==> flow/design.v <==
module pixel_generate # (
    parameter         RESP_LATENCY = 1          
) (
    input  wire       clk,
    input  wire       req_en,
    input  wire       req_sof,
    input  wire       req_sol,
    output wire [7:0] resp_red,
    output wire [7:0] resp_green,
    output wire [7:0] resp_blue
);
reg  [7:0] nrow;
reg  [7:0] nframe = 8'h0;
reg  [7:0] resp1_red, resp1_green, resp1_blue;
reg  [7:0] resp2_red, resp2_green, resp2_blue;
reg  [7:0] resp3_red, resp3_green, resp3_blue;
generate
    if      (RESP_LATENCY <= 1) assign {resp_red, resp_green, resp_blue} = {resp1_red, resp1_green, resp1_blue};
    else if (RESP_LATENCY == 2) assign {resp_red, resp_green, resp_blue} = {resp2_red, resp2_green, resp2_blue};
    else                        assign {resp_red, resp_green, resp_blue} = {resp3_red, resp3_green, resp3_blue};
endgenerate
always @ (posedge clk)
    if (req_en) begin
        if          (req_sof) begin
            nrow        <= nframe + 8'd1;
            nframe      <= nframe + 8'd1;
            resp1_red   <= nframe;
            resp1_green <= 8'hFF - nframe;
            resp1_blue  <= nframe;
        end else if (req_sol) begin
            nrow        <= nrow + 8'h1;
            resp1_red   <= nrow;
            resp1_green <= 8'hFF - nrow;
            resp1_blue  <= nrow;
        end else begin
            resp1_red   <= resp1_red   + 8'h1;
            resp1_green <= resp1_green - 8'h1;
            resp1_blue  <= resp1_blue  + 8'h1;
        end
    end
always @ (posedge clk) begin
    {resp2_red, resp2_green, resp2_blue} <= {resp1_red, resp1_green, resp1_blue};
    {resp3_red, resp3_green, resp3_blue} <= {resp2_red, resp2_green, resp2_blue};
end
endmodule
* Reports on pixel_generate *
The steps from the RTL of pixel_generate to its reports follow in flow order.
Lines are those of the file above, counted from 1.
Cell names lack the library's common part.
A cell with -- has no value.

design
  design top = pixel_generate
  clock = clk
  standard-cell library = sky130hd
  corner = tt_025C_1v80

* Elaborated design *
Yosys after proc, flatten, opt, wreduce and memory -nomap, before mapping. Memory bits, and registers merged into a memory's read port (data or address), are not among the register bits. Print and check cells are not counted. Equal cells are merged and count once.

word-level totals
  flip-flop bits (word level) = 40
  word-level cells = 23
  bits of input ports = 4
  output and inout bits = 24

cells by class
  multiplexer cells = 8
  reductions and logical operators = 3
  $add $sub $neg = 7

operator list
  cell                                                                 count
  8-bit 2-to-1 mux                                                     8
  8-bit by 1-bit adder with 8-bit output (second input constant)       4
  8-bit subtractor (first input constant)                              2
  8-bit by 1-bit subtractor with 8-bit output (second input constant)  1
  2-bit AND reduction                                                  2
  2-bit nonzero test                                                   1

* Logic depth *
Longest topological path by Yosys (ltp), each cell counted once; first at word level (registers and memories cut), then after technology mapping (sequential cells cut; the memories' decode and read muxes count).

depth
  depth after elaboration = 3
  ABC_AREA = 0
  gate-level depth with buffers = 6
  mapped depth without buffers = 6

* Synthesis result *
Source: synth_stat.txt of the flow (Yosys; design flattened, memories mapped). It holds for the ABC_AREA given above (unset counts as 0); a run with the other value may have another netlist.

cell types
  cell      count
  edfxtp_1  40
  xor2_1    12
  nand3_1   17
  xnor2_1   9
  a21oi_1   14
  nand2_1   18
  ha_1      5
  mux2_2    4
  o21ai_1   9
  nor2_1    11
  nor3_1    7
  or3b_1    4
  o21a_1    4
  o21ai_0   6
  inv_1     7
  and3_1    4
  or3_1     4
  a21boi_1  3

Not listed: further types 16, cells in them 31.

synthesis totals
  cell area after synthesis = 2247.2 µm²
  cells in the netlist = 209
  buffers = 7
  flip-flop cells = 40
  sequential part of the area = 1201.2 µm²

* Worst setup path after synthesis *
OpenSTA on the mapped netlist: ideal clock, no wires. The path of least setup slack (recovery checks aside). Input and output delay are each 20% of the period. Register names are those of the netlist, which keeps one name where synthesis merged equal registers.

timing path post-synthesis
  kind = in2reg
  from = in req_sof
  to = reg nrow[6]
  library setup time = 0.260 ns
  stages = 4
  time at the first pin = 0.798 ns
  slack = 2.082 ns
  path delay = 1.110 ns
  clock period = 3.99 ns
  data arrival time = 1.648 ns
  synthesis period reached = 1.908 ns

"path delay" is the arrival time less input delay plus setup time.
"stages": output pins that drive a net of the path, with the launching flip-flop's if there is one; two outputs of one cell count as two.
"synthesis period reached" is the clock period less the worst setup slack; recovery checks do not enter. This is arithmetic on one report: input and output delays are still those of the set period (20% each).
Between the ends stands the longest chain of elaborated cells between them, by number of cells; it is not shown to be the way that was timed. Of several equally long chains one is given.
A line is the first line of the expression or statement that the cell stems from. Yosys adds cells for indexed reads and writes and turns some case tables into memories.
Ways into the end's enable are left out, as the timed path ends at the data pin.

on the way, post-synthesis
  cell sequence = buf_2 > inv_2 > clkbuf_1 > mux2_2
  cells in the longest elaborated chain = 1
  elaborated cells between the ends (all ways) = 1
  RTL lines with such cells = 1
  those cells by class = 1 x mux

ends and longest elaborated chain, post-synthesis
  item                line  text
  start: declaration  6     input  wire       req_sof,
  8-bit 2-to-1 mux    24    if          (req_sof) begin
  end: assignment     25    nrow        <= nframe + 8'd1;
  end: assignment     31    nrow        <= nrow + 8'h1;
  end: declaration    12    reg  [7:0] nrow;

* Timing after layout *
From the final timing report of run A: the path of least setup slack in the routed layout; clock arrival at registers is part of the times.

timing path post-layout
  kind = reg2out
  from = reg resp1_green[0]
  to = out resp_green[0]
  slack = 0.10 ns
  data arrival time = 1.32 ns
  output delay = 0.35 ns
  time at the first pin = 0.30 ns
  stages = 4
  clock period = 1.77 ns

A register here has more assigning lines than the two given.

on the way, post-layout
  cell sequence = edfxtp_1 > buf_4 > buf_4 > dlygate4sd2_1
  cells in the longest elaborated chain = 0
  elaborated cells between the ends (all ways) = 0
  RTL lines with such cells = 0

ends and longest elaborated chain, post-layout
  item                line  text
  start: declaration  14    reg  [7:0] resp1_red, resp1_green, resp1_blue;
  start: assignment   28    resp1_green <= 8'hFF - nframe;
  start: assignment   33    resp1_green <= 8'hFF - nrow;
  end: declaration    9     output wire [7:0] resp_green,

# Flow runs of pixel_generate

pixel_generate through Yosys and OpenROAD on sky130hd: 2 stored runs, unordered, with their settings and measured results. The constraints put input and output delay at 20% of the set period each and load the outputs with 0.01 pF.
"achieved clock period" is the run's clock period less its worst setup slack. It is reckoned from that one timing run; input and output delays stay at 20% of the period that was set.
"worst setup path time": the worst setup path's part of the clock period (all of it between registers, 20% less for each end at a port) less its slack. A launch clock that arrives late makes it longer, a capture clock that arrives late makes it shorter.
"power" rests on the timing tool's default activity at the inputs, not on a simulated workload.

Run A
==> flow/run.sh <==
#!/bin/bash
# the make line also repeats the synthesis and layout settings of config.mk as NAME=value (left out here)
make -C /OpenROAD-flow-scripts/flow DESIGN_CONFIG=/design/flow/config.mk WORK_HOME=/design/flow/orfs CLKGATE_MAP_FILE= finish
==> flow/config.mk <==
export PLATFORM = sky130hd
export DESIGN_NAME = pixel_generate
export DESIGN_NICKNAME = pixel_generate
export VERILOG_FILES = /design/flow/design.v
export SDC_FILE = /design/flow/constraint.sdc
export NUM_CORES = 4
export LEC_CHECK = 0
export CAP_MARGIN = 20
export CORE_MARGIN = 2
export CORE_UTILIZATION = 40
export SETUP_SLACK_MARGIN = 0.1
export SLEW_MARGIN = 20
==> flow/constraint.sdc <==
create_clock -name core_clock -period 1.77 [get_ports {clk}]
set_input_delay 0.3540 -clock core_clock [delete_from_list [all_inputs] [get_ports {clk}]]
set_output_delay 0.3540 -clock core_clock [all_outputs]
set_load 0.01 [all_outputs]

==> results of run A <==
chip area after synthesis (Yosys): 2247.2 µm²
die area: 6233.1 µm²
standard-cell area of the final layout: 3041.7 µm²
utilization: 55.6 %
worst setup slack after layout: 0.095 ns
total negative slack: 0.000 ns
worst hold slack: 0.627 ns
power: 2.266 mW
achieved clock period: 1.675 ns
worst setup path time: 1.32 ns
worst setup path kind: reg2out

Run B
==> flow/run.sh <==
#!/bin/bash
# the make line also repeats the synthesis and layout settings of config.mk as NAME=value (left out here)
make -C /OpenROAD-flow-scripts/flow DESIGN_CONFIG=/design/flow/config.mk WORK_HOME=/design/flow/orfs CLKGATE_MAP_FILE= finish
==> flow/config.mk <==
export PLATFORM = sky130hd
export DESIGN_NAME = pixel_generate
export DESIGN_NICKNAME = pixel_generate
export VERILOG_FILES = /design/flow/design.v
export SDC_FILE = /design/flow/constraint.sdc
export NUM_CORES = 4
export LEC_CHECK = 0
export CAP_MARGIN = 0
export CELL_PAD_IN_SITES_DETAIL_PLACEMENT = 2
export CORE_MARGIN = 2
export CORE_UTILIZATION = 66
export GPL_TIMING_DRIVEN = 0
export HOLD_SLACK_MARGIN = -0.08
export MIN_ROUTING_LAYER = met2
export PLACE_DENSITY = 0.76
export SLEW_MARGIN = 20
==> flow/constraint.sdc <==
create_clock -name core_clock -period 1.55 [get_ports {clk}]
set_input_delay 0.3100 -clock core_clock [delete_from_list [all_inputs] [get_ports {clk}]]
set_output_delay 0.3100 -clock core_clock [all_outputs]
set_load 0.01 [all_outputs]

==> results of run B <==
did not finish, placement stopped with DPL-0033
